==> flow/design.v <==
`timescale 1ns/1ps
module my_cpu(
	input [7:0]io_input,
	output reg [7:0]io_input_id,
	output reg [7:0]io_output,
	output reg [7:0]io_output_id,
	input [32-1:0]instruction,
	output reg [14-1:0]PC,
	output reg [16-1:0]A,
	input [7:0]data_in,
	output reg [7:0]data_out,
	output reg cs,
	output reg we,
	input clk,
	input rst
);
reg [7:0]S[15:0];
wire [3:0]w_instruction;
wire [14-1:0]data_src;
wire [14-1:0]data_dst;
reg [15:0]result;
assign w_instruction = instruction[31:28];
assign data_src = instruction[13:0];
assign data_dst = instruction[27:14];
reg [14-1:0]jump_addr;
reg jump_en;
always @(posedge clk or negedge rst) begin
	if(rst == 0) begin
		PC <= 0;
	end else begin
		if(jump_en == 0) begin
			PC <= PC + 14'b1;
		end else begin
			PC <= jump_addr;
		end
	end
end
reg [7:0]operand1;
reg [7:0]operand2;
always @(*) begin
	A = 0;
	operand1 = 0;
	operand2 = 0;
	case(data_src[10:8])
		3'b000: operand1 = data_src[7:0];
		3'b001: operand1 = S[data_src[7:0]];
		3'b010: begin A = data_src[7:0]; operand1 = data_in; end
		3'b011: begin A = S[data_src[7:0]]; operand1 = data_in; end
		3'b100: operand1 = io_input;
	endcase
	case(data_dst[9:8])
		3'b000: operand2 = data_dst[7:0];
		3'b001: operand2 = S[data_dst[7:0]];
		default: operand2 = 0;
	endcase 
end
always @(*) begin
	case(w_instruction) 
		4'h01: 		result = operand1;
		4'h02: 		result = operand1;
		4'h03: 		result = operand1;
		4'h04: 		result = operand1;
		4'h05: 		result = operand2 + operand1;
		4'h06: 		result = operand2 + operand1 + C;
		4'h07: 		result = operand2 - operand1;
		4'h08: 		result = operand2 - operand1 - C;
		4'h09: 			result = operand2 | operand1;
		4'h0A: 		result = operand2 & operand1;
		4'h0B: 		result = operand2 ^ operand1;
		4'h0C: 	result = operand2 - operand1;
		4'h0D: 		result = operand2 - operand1;
		4'h0E: 		result = operand1;
		4'h0F: 	result = operand1;
		default: 	result = 0;
	endcase
end
reg C;
reg Z;
integer i;
always @(posedge clk or negedge rst) begin
	if(rst == 0) begin
		cs <= 1;
		we <= 1;
		data_out <= 0;
		jump_addr <= 0;
		jump_en <= 0;
		C <= 0;
		Z <= 0;
		for(i=0;i<16;i=i+1) S[i] <= 0;
	    io_input_id <= 0;
	    io_output <= 0;
	    io_output_id <= 0;
	end else begin
		C <= result[8];
		Z <= (result == 0);
		case(w_instruction)
			4'h01: begin
				S[data_dst[7:0]] <= result[7:0];
				cs <= 0;
				we <= 1;
			end
			4'h02: begin
				data_out <= result[7:0];
				cs <= 0;
				we <= 0;
			end
			4'h03: begin
				S[data_dst[7:0]] <= result[7:0];
			end 
			4'h04: begin
				case(data_src[12:11])
					2'b00: jump_addr <= result[14-1:0];
					2'b01: begin
						if(Z==1) begin
							jump_addr <= result[14-1:0];
						end else begin
							jump_addr <= PC;
						end
					end
					2'b10: begin
						if(C==1) begin
							jump_addr <= result[14-1:0];
						end else begin
							jump_addr <= PC;
						end
					end
					2'b11: begin
						if({Z,C}==2'b11) begin
							jump_addr <= result[14-1:0];
						end else begin
							jump_addr <= PC;
						end
					end
				endcase
				jump_en <= 1;
			end
			4'h05: begin
				S[data_dst[7:0]] <= result[7:0];
			end 
			4'h06: begin
				S[data_dst[7:0]] <= result[7:0];
			end 
			4'h07: begin
				S[data_dst[7:0]] <= result[7:0];
			end 
			4'h08: begin
				S[data_dst[7:0]] <= result[7:0];
			end  
			4'h09: begin
				S[data_dst[7:0]] <= result[7:0];
			end 
			4'h0A: begin
				S[data_dst[7:0]] <= result[7:0];
			end 
			4'h0B: begin
				S[data_dst[7:0]] <= result[7:0];
			end 
			4'h0E: begin
				S[data_dst[7:0]] <= result[7:0];
				io_input_id <= operand2;
			end
			4'h0F: begin
				io_output_id <= operand2;
				io_output <= result[7:0];
			end
			4'h0C: begin end
			4'h0D: begin end
			default: begin
			end
		endcase
	end
end
endmodule 
Reports on my_cpu
What the tools print for my_cpu, step after step.
Lines are those of the file above, counted from 1.
Cell names lack the library's common part.
{"block": "setup", "design": "my_cpu", "clock_port": "clk", "cell_library": "sky130hd", "pvt_corner": "tt_025C_1v80"}

Word-level counts
Yosys after proc, flatten, opt, wreduce and memory -nomap, before mapping. Print and check cells are not counted.
{"block": "op_classes", "div_mod_pow": 0, "reduce_logical": 29, "muxes": 44, "mul": 0, "n_addsub": 5, "eq_ne": 70, "n_cmp": 0, "n_logic": 3, "n_shift": 0}
{"block": "op_table", "operator": "parallel mux 8 bit (select 16 bit)", "count": 2}
{"block": "op_table", "operator": "two-way mux 8 bit", "count": 32}
{"block": "op_table", "operator": "parallel mux 16 bit (select 8 bit)", "count": 1}
{"block": "op_table", "operator": "== test 4 bit (second input constant)", "count": 24}
{"block": "op_table", "operator": "parallel mux 14 bit (select 4 bit)", "count": 1}
{"block": "op_table", "operator": "two-way mux 14 bit", "count": 4}
{"block": "op_table", "operator": "== test 4 x 3 -> 1 bit (second input constant)", "count": 12}
{"block": "op_table", "operator": "inequality test 2 x 1 -> 1 bit (second input constant)", "count": 16}
{"block": "op_table", "operator": "AND reduction 2 bit", "count": 16}
{"block": "op_table", "operator": "parallel mux 8 bit (select 4 bit)", "count": 1}
{"block": "op_table", "operator": "parallel mux 8 bit (select 2 bit)", "count": 2}
{"block": "op_table", "operator": "== test 4 x 2 -> 1 bit (second input constant)", "count": 6}
{"block": "op_table", "operator": "subtractor 16 x 1 -> 16 bit", "count": 1}
{"block": "op_table", "operator": "logical NOT 16 bit", "count": 1}
{"block": "op_table", "operator": "adder 14 x 1 -> 14 bit (second input constant)", "count": 1}
{"block": "op_table", "operator": "== test 4 x 1 -> 1 bit (second input constant)", "count": 3}
{"block": "op_table", "operator": "nonzero test 10 bit", "count": 1}
{"block": "op_table", "operator": "OR reduction 10 bit", "count": 1}
{"block": "op_table", "operator": "adder 9 x 1 -> 10 bit", "count": 1}
{"block": "op_table", "operator": "adder 8 x 8 -> 9 bit", "count": 1}
{"block": "op_table", "operator": "subtractor 8 x 8 -> 9 bit", "count": 1}
{"block": "op_table", "operator": "logical NOT 4 bit", "count": 2}
{"block": "op_table", "operator": "AND 8 bit", "count": 1}
{"block": "op_table", "operator": "OR 8 bit", "count": 1}
{"block": "op_table", "operator": "XOR 8 bit", "count": 1}
{"block": "op_table", "operator": "== test 2 bit (second input constant)", "count": 3}
{"block": "op_table", "operator": "== test 3 x 2 -> 1 bit (second input constant)", "count": 2}
{"block": "op_table", "operator": "OR reduction 6 bit", "count": 1}
Other operator kinds: 9; their cells: 12.
{"block": "bits", "clocked_rd_ports_x_width": 0, "latch_bits": 0, "romBits": 0, "ram_bits": 0, "ff_bits": 193, "output_inout_bits": 64, "word_cells": 178, "mem_count": 0}

Depth
Depth = most cells in a row (Yosys ltp): at word level without a register or memory, in the mapped netlist without a sequential cell, where the memories' decode and read muxes count.
{"block": "logic_depth", "ltp_word": 8, "abc_area": 0, "mapped_depth": 22, "ltp_nobuf": 20}

Synthesis result
Yosys stat after the flow's synthesis: flattened, memories mapped to cells. It holds for the ABC_AREA given above (unset counts as 0); a run with the other value may have another netlist.
The area totals of this step are shown rounded.
{"block": "mapped", "mapped_cells": 1455, "ff_cells": 193, "synth_area_um2": 12300, "seqArea_um2": 4830, "n_buf": 125}
{"block": "types", "cell": "dfrtp_1", "count": 191}
{"block": "types", "cell": "a21oi_1", "count": 188}
{"block": "types", "cell": "nor2_1", "count": 212}
{"block": "types", "cell": "mux2i_1", "count": 42}
{"block": "types", "cell": "o21ai_0", "count": 82}
{"block": "types", "cell": "nand2_1", "count": 103}
{"block": "types", "cell": "ha_1", "count": 29}
{"block": "types", "cell": "nand3_1", "count": 47}
{"block": "types", "cell": "clkbuf_1", "count": 62}
{"block": "types", "cell": "buf_2", "count": 38}
{"block": "types", "cell": "mux2_2", "count": 16}
{"block": "types", "cell": "nand2b_1", "count": 27}
{"block": "types", "cell": "nor2b_1", "count": 25}
{"block": "types", "cell": "xnor2_1", "count": 17}
{"block": "types", "cell": "inv_1", "count": 37}
{"block": "types", "cell": "a22o_1", "count": 14}
{"block": "types", "cell": "a31oi_1", "count": 19}
{"block": "types", "cell": "o221ai_1", "count": 13}
Not listed: further types 74, cells in them 293.

Timing after synthesis
OpenSTA on the mapped netlist: ideal clock, no wires. The path of least setup slack (recovery checks aside). Input and output delay are each 20% of the period. Register names are those of the netlist, which keeps one name where synthesis merged equal registers.
{"block": "synth_path", "kind": "input to register", "from": "in instruction[14]", "to": "reg Z", "clock_period_ns": 5.71, "n_path_buf": 4, "setup_slack_ns": 0.258, "t_arrival_ns": 5.357, "path_delay_ns": 4.310, "path_stages": 19, "setup_ns": 0.095, "launch_ns": 1.142, "period_less_setup_slack_ns": 5.452}
"path_delay_ns" is the arrival time less input delay plus setup time.
"path_stages" counts driving pins, that of a launching flip-flop among them; a cell with two outputs on the path counts twice.
"period_less_setup_slack_ns" = period - worst setup slack (recovery checks aside). The figure is calculated, with input and output delays left at 20% of the set period.
The rows between start and end are the longest chain of elaborated cells between them; the timing report does not say that the signal goes this way. Where chains are equally long, one stands for them.
A line is the first line of the expression or statement that the cell stems from. Yosys adds cells for indexed reads and writes and turns some case tables into memories.
{"block": "synth_between", "path_cell_list": "clkbuf_1 clkbuf_1 clkbuf_1 a311oi_1 a21oi_1 nor2_1 a211oi_1 inv_1 fa_1 o21bai_1 a21oi_1 xnor2_1 or3_1 xor2_1 o22ai_1 a2111oi_4 buf_6 nand4_1 nor4b_2", "elab_chain_cells": 7, "cells_between": 27, "classes_between": "add/sub: 4; eq/ne: 15; mux: 3; logic: 3; reduce/logical: 2"}
{"block": "synth_rtl", "element": "start, declared", "line": 7, "source": "input [32-1:0]instruction,"}
{"block": "synth_rtl", "element": "== test 4 bit", "line": 53, "source": "3'b001: operand2 = S[data_dst[7:0]];"}
{"block": "synth_rtl", "element": "parallel mux 8 bit (select 16 bit)", "line": 53}
{"block": "synth_rtl", "element": "parallel mux 8 bit (select 2 bit)", "line": 51, "source": "case(data_dst[9:8])"}
{"block": "synth_rtl", "element": "subtractor 8 x 8 -> 9 bit", "line": 66, "source": "4'h08: result = operand2 - operand1 - C;"}
{"block": "synth_rtl", "element": "subtractor 16 x 1 -> 16 bit", "line": 66}
{"block": "synth_rtl", "element": "parallel mux 16 bit (select 8 bit)", "line": 58, "source": "case(w_instruction)"}
{"block": "synth_rtl", "element": "logical NOT 16 bit", "line": 95, "source": "Z <= (result == 0);"}
{"block": "synth_rtl", "element": "end, assigned", "line": 88, "source": "Z <= 0;"}
{"block": "synth_rtl", "element": "end, assigned", "line": 95}
{"block": "synth_rtl", "element": "end, declared", "line": 78, "source": "reg Z;"}
Some nets on the timed path still bear RTL names; the line given drives or declares the net.
{"block": "synth_named_nets", "signal": "operand2[1]", "line": 51}

Path in the finished layout
From the final timing report of run 1: the path of least setup slack in the routed layout; clock arrival at registers is part of the times.
{"block": "layout_path", "kind": "input to register", "from": "in instruction[17]", "to": "reg Z", "path_stages": 17, "setup_ns": 0.14, "launch_ns": 1.80, "n_path_buf": 1, "setup_slack_ns": 1.42, "clock_period_ns": 8.98, "t_arrival_ns": 7.86}
The rows between start and end are the longest chain of elaborated cells between them; the timing report does not say that the signal goes this way. Where chains are equally long, one stands for them.
{"block": "layout_between", "path_cell_list": "clkdlybuf4s50_1 inv_1 nor2_1 a22o_1 o221ai_1 a21oi_1 inv_1 ha_1 nand3_1 a21o_1 a21o_1 a21oi_1 nand3_1 xnor2_1 nand2_1 and4_1 nor4b_2", "elab_chain_cells": 7, "cells_between": 27, "classes_between": "add/sub: 4; eq/ne: 15; mux: 3; logic: 3; reduce/logical: 2"}
{"block": "layout_rtl", "element": "start, declared", "line": 7, "source": "input [32-1:0]instruction,"}
{"block": "layout_rtl", "element": "== test 4 bit", "line": 53, "source": "3'b001: operand2 = S[data_dst[7:0]];"}
{"block": "layout_rtl", "element": "parallel mux 8 bit (select 16 bit)", "line": 53}
{"block": "layout_rtl", "element": "parallel mux 8 bit (select 2 bit)", "line": 51, "source": "case(data_dst[9:8])"}
{"block": "layout_rtl", "element": "subtractor 8 x 8 -> 9 bit", "line": 66, "source": "4'h08: result = operand2 - operand1 - C;"}
{"block": "layout_rtl", "element": "subtractor 16 x 1 -> 16 bit", "line": 66}
{"block": "layout_rtl", "element": "parallel mux 16 bit (select 8 bit)", "line": 58, "source": "case(w_instruction)"}
{"block": "layout_rtl", "element": "logical NOT 16 bit", "line": 95, "source": "Z <= (result == 0);"}
{"block": "layout_rtl", "element": "end, assigned", "line": 88, "source": "Z <= 0;"}
{"block": "layout_rtl", "element": "end, assigned", "line": 95}
{"block": "layout_rtl", "element": "end, declared", "line": 78, "source": "reg Z;"}
Some nets on the timed path still bear RTL names; the line given drives or declares the net.
{"block": "layout_named_nets", "signal": "operand2[2]", "line": 51}

Subject: my_cpu on sky130hd, stored results

Hello all,

2 stored runs of my_cpu in the flow (synthesis by Yosys, layout by OpenROAD, sky130hd cells), in arbitrary order. Constraints: input delay and output delay 20% of the set period each, output load 0.01 pF.
"period_reached_ns" is the run's clock period less its worst setup slack. It is reckoned from that one timing run; input and output delays stay at 20% of the period that was set.
"worst_setup_path_time_ns": the worst setup path's part of the clock period (all of it between registers, 20% less for each end at a port) less its slack. A launch clock that arrives late makes it longer, a capture clock that arrives late makes it shorter.
By "totalPower_mw" is meant OpenSTA's value without simulated activity: inputs other than the clock are taken to toggle once in ten clock periods, and the tool carries that through the logic.
Measured values are rounded.

{"run": "run 1", "settings": { "period_ns": 8.98, "CAP_MARGIN": 20, "CORE_MARGIN": 2, "CORE_UTILIZATION": 40, "SLEW_MARGIN": 20 }, "results": { "totalPower_mw": 3.15, "fin_ws_ns": 1.42, "worst_setup_path_time_ns": 5.77, "path_kind": "input to register", "fin_util_pct": 46.7, "hold_ws_ns": 0.482, "cell_area_final_um2": 14200, "period_reached_ns": 7.562, "fin_tns_ns": 0.000, "design.die.area_um2": 32200, "synth_area_um2": 12300 }}
{"run": "run 2", "settings": { "period_ns": 9.87, "CORE_UTILIZATION": 30, "SETUP_SLACK_MARGIN": 1.89, "CELL_PAD_IN_SITES_GLOBAL_PLACEMENT": 1, "CAP_MARGIN": 35, "CORE_MARGIN": 2, "SLEW_MARGIN": 20 }, "results": { "totalPower_mw": 2.84, "synth_area_um2": 12300, "fin_ws_ns": 2.28, "fin_util_pct": 35.8, "fin_tns_ns": 0.000, "period_reached_ns": 7.593, "cell_area_final_um2": 14500, "worst_setup_path_time_ns": 5.62, "path_kind": "input to register", "hold_ws_ns": 0.480, "design.die.area_um2": 42700 }}

Thanks
